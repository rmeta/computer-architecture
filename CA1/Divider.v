==> flow/design.v <==
module CPA(Sum,Cout,Ain,Bin,Cin,en,clk,rst);
	parameter N = 8;		 
	output reg [N-1:0]Sum;	 
	output reg Cout;		 
	input [N-1:0]Ain,Bin;	 
	input Cin;				 
	input en;				 
	input clk,rst;			 
	always @(posedge clk, posedge rst)
	begin
		if(rst)
			{Cout,Sum} <= 0;
		else if(en)
			{Cout,Sum} <=  Ain + Bin + Cin;
		else
			{Cout,Sum} <= {Cout,Sum};
	end
endmodule
module DivCU(Ready,ldAslc,ldBslc,ldAen,ldBen,ldCen,Shiften,Signslc,Adden,Res,Start,ASign,clk,rst);
	parameter N = 6;
	output reg Ready;
	output reg ldAslc, ldBslc;
	output reg ldAen, ldBen, ldCen;
	output reg Shiften, Signslc, Adden;
	output reg Res;
	input Start, ASign;
	input clk, rst;
	reg [3:0]Counter, ps, ns;
	reg Cnten, Cntout, set;
	parameter [3:0]Init0 = 4'b0000, Init1 = 4'b0001, Begin = 4'b0010, SHL = 4'b0011, Sub = 4'b0100, Load1 = 4'b0101, Check1 = 4'b0110,
				Add = 4'b0111, Load2 = 4'b1000, Check2 = 4'b1001, Finish = 4'b1010;
	always @(ps,Start,ASign,Cntout)
	begin
		case(ps)
			Init0 : ns = Start ? Init1:Init0;
			Init1 : ns = Start ? Init1:Begin;
			Begin : ns = SHL;
			SHL   : ns = Sub;
			Sub	  : ns = Load1;
			Load1 : ns = Check1;
			Check1: ns = ASign ? Add:Cntout ? Finish:SHL;
			Add   : ns = Load2;
			Load2 : ns = Check2;
			Check2: ns = Cntout ? Finish:SHL;
			Finish: ns = Start ? Init1:Finish;
			default:ns = Init0;
		endcase
	end
	always @(posedge clk, posedge rst)
	begin
		if(rst)
			ps <= Init0;
		else
			ps <= ns;
	end
	always @(posedge clk, posedge rst)
	begin
		if(rst)
			Counter <= 4'b0000;
		else if(set)
			Counter <= (~N);
		else if(Cnten)
			Counter <= Counter + 1;
		else
			Counter <= Counter;
	end
	always @(ps)
	begin
		Ready = (ps==Finish) ? 1'b1:1'b0;
		ldAslc = (ps==Begin) ? 1'b0:1'b1;
		ldBslc = (ps==Begin) ? 1'b0:1'b1;
		ldAen = (ps==Begin) ? 1'b1:(ps==Load1) ? 1'b1:(ps==Load2) ? 1'b1:1'b0;
		ldBen = (ps==Begin) ? 1'b1:(ps==Check1) ? 1'b1:1'b0;
		ldCen = (ps==Begin) ? 1'b1:1'b0;
		Adden = (ps==Sub) ? 1'b1:(ps==Add) ? 1'b1:1'b0;
		Cnten = (ps==SHL) ? 1'b1:1'b0;
		Shiften = (ps==SHL) ? 1'b1:1'b0;
		Signslc = ~ASign;
		Res = ~ASign;
		set = (ps==Begin) ? 1'b1:1'b0;
	end
	assign Cntout = &Counter;
endmodule
module DivDP(ASign,R,Q,Dividend,Divisor,ldAslc,ldBslc,ldAen,ldBen,ldCen,Signslc,Shiften,Adden,Res,clk,rst);
	parameter N = 6;
	output reg ASign;
	output reg [N-1:0]R, Q;
	input [(2*N)-1:0]Dividend;
	input [N-1:0]Divisor;
	input ldAslc, ldBslc;
	input ldAen, ldBen, ldCen;
	input Signslc, Shiften, Adden, Res;
	input clk, rst;
	wire [N:0]A, Sum, R1;
	wire [N-1:0]B, C, R2, Cp;
	MUX #(N+1) M1(R1, {1'b0,Dividend[(2*N)-1:N]}, Sum, ldAslc);
	MUX #(N) M2(R2, Dividend[N-1:0], {B[N-1:1],Res}, ldBslc);
	LSR #(N+1) AR(A, R1, B[N-1], Shiften, ldAen, clk, rst);
	LSR #(N) BR(B, R2, 1'b0, Shiften, ldBen, clk, rst);
	LSR #(N) CR(C, Divisor, 1'b0, 1'b0, ldCen, clk, rst);
	cmp1 #(N) CMP(Cp, C, Signslc);
	CPA #(N+1) Adder(Sum, , A, {Cp[N-1],Cp}, Signslc, Adden, clk, rst);
	assign ASign = A[N];
	assign R = A[N-1:0];
	assign Q = B[N-1:0];
endmodule
module Divider(Ready,R,Q,Start,Dividend,Divisor,clk,rst);
	parameter N = 6;
	output [N-1:0]R,Q;
	output Ready;
	input [(2*N)-1:0]Dividend;
	input [N-1:0]Divisor;
	input Start;
	input clk, rst;
	wire ASign,ldAslc,ldBslc,ldAen,ldBen,ldCen,Signslc,Shiften,Adden,Res;
	DivDP #(N) DP(ASign,R,Q,Dividend,Divisor,ldAslc,ldBslc,ldAen,ldBen,ldCen,Signslc,Shiften,Adden,Res,clk,rst);
	DivCU #(N) CU(Ready,ldAslc,ldBslc,ldAen,ldBen,ldCen,Shiften,Signslc,Adden,Res,Start,ASign,clk,rst);
endmodule
module LSR(PO,PI,SerIn,Shift,Load,clk,rst);
	parameter N = 8;		 
	output reg [N-1:0]PO;	 
	input [N-1:0]PI;		 
	input SerIn;			 
	input Shift, Load;		 
	input clk, rst;			 
	always @(posedge clk, posedge rst)
	begin
		if(rst)
			PO <= 0;
		else if(Load)
			PO <= PI;
		else if(Shift)
			PO <= {PO[N-2:0],SerIn};
		else
			PO <= PO;
	end
endmodule
module MUX(Wout,Ain,Bin,Slc);
	parameter N = 8;		 
	output reg [N-1:0]Wout;	 
	input [N-1:0]Ain,Bin;	 
	input Slc;				 
	assign Wout = Slc ? Bin:Ain;
endmodule
module cmp1(Wout,Ain,ctrl);
	parameter N = 8;
	output reg [N-1:0]Wout;
	input [N-1:0]Ain;
	input ctrl;
	genvar i;
	generate
		for(i=0; i<N; i=i+1)
			assign Wout[i] = ctrl ^ Ain[i];
	endgenerate
endmodule
======== Reports on Divider ========
The steps from the RTL of Divider to its reports follow in flow order.
Lines are those of the file above, counted from 1.
Cell names lack the library's common part.
Not given: -
inputs
  design top .............................. Divider
  clock ................................... clk
  cell library ............................ sky130hd
  library corner .......................... tt_025C_1v80

======== Elaborated design ========
Counts by Yosys on the flattened word-level netlist (proc, flatten, opt, wreduce; memories kept). Register bits leave out memories and registers merged into their read ports (data or address). Print and check cells are left out. Cells with the same type and inputs are merged into one.
bit counts
  input bits .............................. 21
  cells after elaboration ................. 59
  flip-flop bits (word level) ............. 34
  output and inout port bits .............. 13
cells by class
  eq/ne operators ......................... 11
  mux-type cells .......................... 25
  reductions and logical operators ........ 6
  $add $sub $neg .......................... 3
  bitwise logic cells ..................... 7
operators with widths
  cell                                                                      number
  4-bit parallel mux with 11-bit select                                     1
  6-bit 2-to-1 mux                                                          4
  7-bit 2-to-1 mux                                                          3
  4-bit 2-to-1 mux                                                          5
  4-bit by 3-bit equality test with 1-bit output (second input constant)    4
  4-bit equality test (second input constant)                               3
  1-bit 2-to-1 mux                                                          11
  4-bit by 2-bit equality test with 1-bit output (second input constant)    2
  7-bit by 1-bit adder with 7-bit output                                    1
  7-bit adder                                                               1
  1-bit bitwise XOR                                                         6
  2-bit nonzero test                                                        3
  4-bit by 1-bit adder with 4-bit output (second input constant)            1
  4-bit by 1-bit equality test with 1-bit output (second input constant)    1
  4-bit zero test                                                           1
  4-bit AND reduction                                                       1
  2-bit by 1-bit inequality test with 1-bit output (second input constant)  1
  2-bit AND reduction                                                       1
  2-bit 2-to-1 mux                                                          1
  1-bit NOT                                                                 1

======== Logic depth ========
Depth = most cells in a row (Yosys ltp): at word level without a register or memory, in the mapped netlist without a sequential cell, where the memories' decode and read muxes count.
logic depth
  depth in word-level cells ............... 5
  ABC_AREA ................................ 0
  mapped depth ............................ 8
  gate-level depth less buffers ........... 7

======== Mapped cells and area ========
Source: synth_stat.txt of the flow (Yosys; design flattened, memories mapped). It holds for the ABC_AREA given above (unset counts as 0); a run with the other value may have another netlist.
The area totals of this step are shown rounded.
mapped netlist
  sequential area ......................... 0.001027 mm^2
  cells in the netlist .................... 188
  mapped flip-flops ....................... 41
  cell area after synthesis ............... 0.002024 mm^2
  buffer cells ............................ 10
cells by type
  cell      number  area in all (um^2)
  dfrtp_1   40      1000.96
  mux2i_1   14      140.134
  o21ai_0   23      115.11
  nand2_1   26      97.594
  ha_1      7       87.584
  xnor2_1   9       78.826
  mux2_2    6       67.565
  nor2_1    9       33.782
  nor2b_1   5       31.28
  dfstp_2   1       26.275
  nand2b_1  4       25.024
  a211oi_1  3       22.522
  clkbuf_1  6       22.522
  nand3b_1  3       22.522
  o31ai_4   1       21.27
  fa_1      1       20.019
  xor2_1    2       17.517
  a21o_4    1       15.014
Not listed: further types 23, cells in them 27.
The figures by module come from a second, unflattened synthesis with its own total; it is not the netlist above.
second synthesis, totals
  cell total of the unflattened synthesis .. 216
  area (unflattened synthesis) ............ 0.002365 mm^2
Rows give one instance, submodules left out.
by module
  module       area (mm^2)  times used  cells  seq. area (mm^2)
  CPA (N=7)    0.0006306    1           64     0.0002002
  LSR (N=6)    0.0002828    2           27     0.0001501
  DivCU (N=6)  0.0005543    1           44     0.0003766
  LSR (N=7)    0.0003291    1           31     0.0001752
  MUX (N=7)    0.0001164    1           8      0
  MUX (N=6)    0.0001013    1           7      0
  cmp1 (N=6)   0.0000638    1           7      0
  DivDP (N=6)  0.0000038    1           1      0
  Divider      0            1           0      0

======== Path before layout ========
Source: OpenSTA report_checks on the synthesized netlist (no wires, ideal clock, input and output delay 20% of the period each), path of least setup slack; recovery checks are left aside. Register names are those of the netlist, which keeps one name where synthesis merged equal registers.
timing path post-synthesis
  path kind ............................... register -> register
  start ................................... register DP.AR.PO[6]
  end ..................................... register DP.Adder.Sum[6]
  arrival ................................. 1.877 ns
  data required time ...................... 2.074 ns
  time at the first pin ................... 0.000 ns
  delay of the path ....................... 1.963 ns
  driving pins on the path ................ 9
  path buffers ............................ 1
  period .................................. 2.16 ns
  setup slack ............................. 0.197 ns
  library setup time ...................... 0.086 ns
  period reached after synthesis .......... 1.963 ns
"delay of the path" = arrival - input delay + setup time.
"driving pins on the path": output pins that drive a net of the path, with the launching flip-flop's if there is one; two outputs of one cell count as two.
"period reached after synthesis" is the clock period less the worst setup slack; recovery checks do not enter. This is arithmetic on one report: input and output delays are still those of the set period (20% each).
Between the ends stands the longest chain of elaborated cells between them, by number of cells; it is not shown to be the way that was timed. Of several equally long chains one is given.
A line is the first line of the expression or statement that the cell stems from. Yosys adds cells for indexed reads and writes and turns some case tables into memories.
At most two assigning lines are given for a register; there are more.
on the way, post-synthesis
  cell sequence ........................... dfrtp_1 > buf_2 > nor2b_1 > nor2_1 > fa_1 > a211oi_1 > o21bai_1 > mux2i_1 > nor3_1
  length of the longest elaborated chain .. 4
  elaborated cells between the ends (all ways) .. 9
  classes of those cells .................. add/sub: 2; logic: 7
ends and longest elaborated chain, post-synthesis
  element                                 RTL line  text
  start, declared                         121       output reg [N-1:0]PO;
  start, assigned                         129       PO <= 0;
  start, assigned                         133       PO <= {PO[N-2:0],SerIn};
  1-bit NOT                               78        Signslc = ~ASign;
  1-bit bitwise XOR                       153       assign Wout[i] = ctrl ^ Ain[i];
  7-bit adder                             14        {Cout,Sum} <= Ain + Bin + Cin;
  7-bit by 1-bit adder with 7-bit output  14
  end, declared                           3         output reg [N-1:0]Sum;

======== Path in the finished layout ========
Path of least setup slack in the final report of run 1 (OpenROAD, finished layout, wires in). Where an end is a register, its clock arrival counts in the times.
timing path after layout
  path kind ............................... register -> register
  start ................................... register DP.AR.PO[6]
  end ..................................... register DP.Adder.Sum[5]
  data required time ...................... 2.19 ns
  path buffers ............................ 0
  time at the first pin ................... 0.29 ns
  library setup time ...................... 0.08 ns
  setup slack ............................. 0.16 ns
  driving pins on the path ................ 7
  period .................................. 1.98 ns
  arrival ................................. 2.03 ns
Between the ends stands the longest chain of elaborated cells between them, by number of cells; it is not shown to be the way that was timed. Of several equally long chains one is given.
At most two assigning lines are given for a register; there are more.
on the way, after layout
  cell sequence ........................... dfrtp_2 > xnor2_1 > ha_1 > nand2_1 > o31ai_4 > nor4_1 > a311oi_2
  length of the longest elaborated chain .. 4
  elaborated cells between the ends (all ways) .. 9
  classes of those cells .................. add/sub: 2; logic: 7
ends and longest elaborated chain, after layout
  element                                 RTL line  text
  start, declared                         121       output reg [N-1:0]PO;
  start, assigned                         129       PO <= 0;
  start, assigned                         133       PO <= {PO[N-2:0],SerIn};
  1-bit NOT                               78        Signslc = ~ASign;
  1-bit bitwise XOR                       153       assign Wout[i] = ctrl ^ Ain[i];
  7-bit adder                             14        {Cout,Sum} <= Ain + Bin + Cin;
  7-bit by 1-bit adder with 7-bit output  14
  end, declared                           3         output reg [N-1:0]Sum;

## Implementation results

Settings and measured results of 2 stored flow runs for module Divider (sky130hd), not sorted in any way. The constraints put input and output delay at 20% of the set period each and load the outputs with 0.01 pF.
"achieved period" means the clock period less the worst setup slack. The figure is calculated, with input and output delays left at 20% of the set period.
"worst setup path time" = time allowed to the worst setup path (clock period - input delay - output delay, where it has them) - its slack; a late launch clock adds to it, a late capture clock takes from it.
"power" rests on the timing tool's default activity at the inputs, not on a simulated workload.
The measured numbers are rounded.

======== run 1 ========
==> flow/run.sh <==
#!/bin/bash
# the make line also repeats the synthesis and layout settings of config.mk as NAME=value (left out here)
make -C /OpenROAD-flow-scripts/flow DESIGN_CONFIG=/design/flow/config.mk WORK_HOME=/design/flow/orfs CLKGATE_MAP_FILE= finish
==> flow/config.mk <==
export PLATFORM = sky130hd
export DESIGN_NAME = Divider
export DESIGN_NICKNAME = Divider
export VERILOG_FILES = /design/flow/design.v
export SDC_FILE = /design/flow/constraint.sdc
export NUM_CORES = 4
export LEC_CHECK = 0
export CAP_MARGIN = 20
export CELL_PAD_IN_SITES_GLOBAL_PLACEMENT = 1
export CORE_MARGIN = 2
export CORE_UTILIZATION = 25
export CTS_CLUSTER_DIAMETER = 206
export CTS_CLUSTER_SIZE = 93
export MAX_ROUTING_LAYER = met5
export SETUP_SLACK_MARGIN = 0.23
export SLEW_MARGIN = 5
==> flow/constraint.sdc <==
create_clock -name core_clock -period 1.98 [get_ports {clk}]
set_input_delay 0.3960 -clock core_clock [delete_from_list [all_inputs] [get_ports {clk}]]
set_output_delay 0.3960 -clock core_clock [all_outputs]
set_load 0.01 [all_outputs]

-------- measured, run 1 --------
  achieved period ......................... 1.825 ns
  chip area in the Yosys report ........... 0.002024 mm^2
  power ................................... 5.177 mW
  worst setup path time ................... 1.82 ns
  worst setup path kind ................... register -> register
  full die area ........................... 0.008833 mm^2
  worst setup slack after layout .......... 0.155 ns
  post-route utilization .................. 0.355

======== run 2 ========
==> flow/run.sh <==
#!/bin/bash
# the make line also repeats the synthesis and layout settings of config.mk as NAME=value (left out here)
make -C /OpenROAD-flow-scripts/flow DESIGN_CONFIG=/design/flow/config.mk WORK_HOME=/design/flow/orfs CLKGATE_MAP_FILE= finish
==> flow/config.mk <==
export PLATFORM = sky130hd
export DESIGN_NAME = Divider
export DESIGN_NICKNAME = Divider
export VERILOG_FILES = /design/flow/design.v
export SDC_FILE = /design/flow/constraint.sdc
export NUM_CORES = 4
export LEC_CHECK = 0
export CAP_MARGIN = 20
export CORE_MARGIN = 2
export CORE_UTILIZATION = 40
export SLEW_MARGIN = 20
==> flow/constraint.sdc <==
create_clock -name core_clock -period 1.32 [get_ports {clk}]
set_input_delay 0.2640 -clock core_clock [delete_from_list [all_inputs] [get_ports {clk}]]
set_output_delay 0.2640 -clock core_clock [all_outputs]
set_load 0.01 [all_outputs]

-------- measured, run 2 --------
  achieved period ......................... 1.870 ns
  chip area in the Yosys report ........... 0.002024 mm^2
  power ................................... 8.130 mW
  worst setup path time ................... 1.87 ns
  worst setup path kind ................... register -> register
  full die area ........................... 0.005646 mm^2
  worst setup slack after layout .......... -0.550 ns
  post-route utilization .................. 0.588
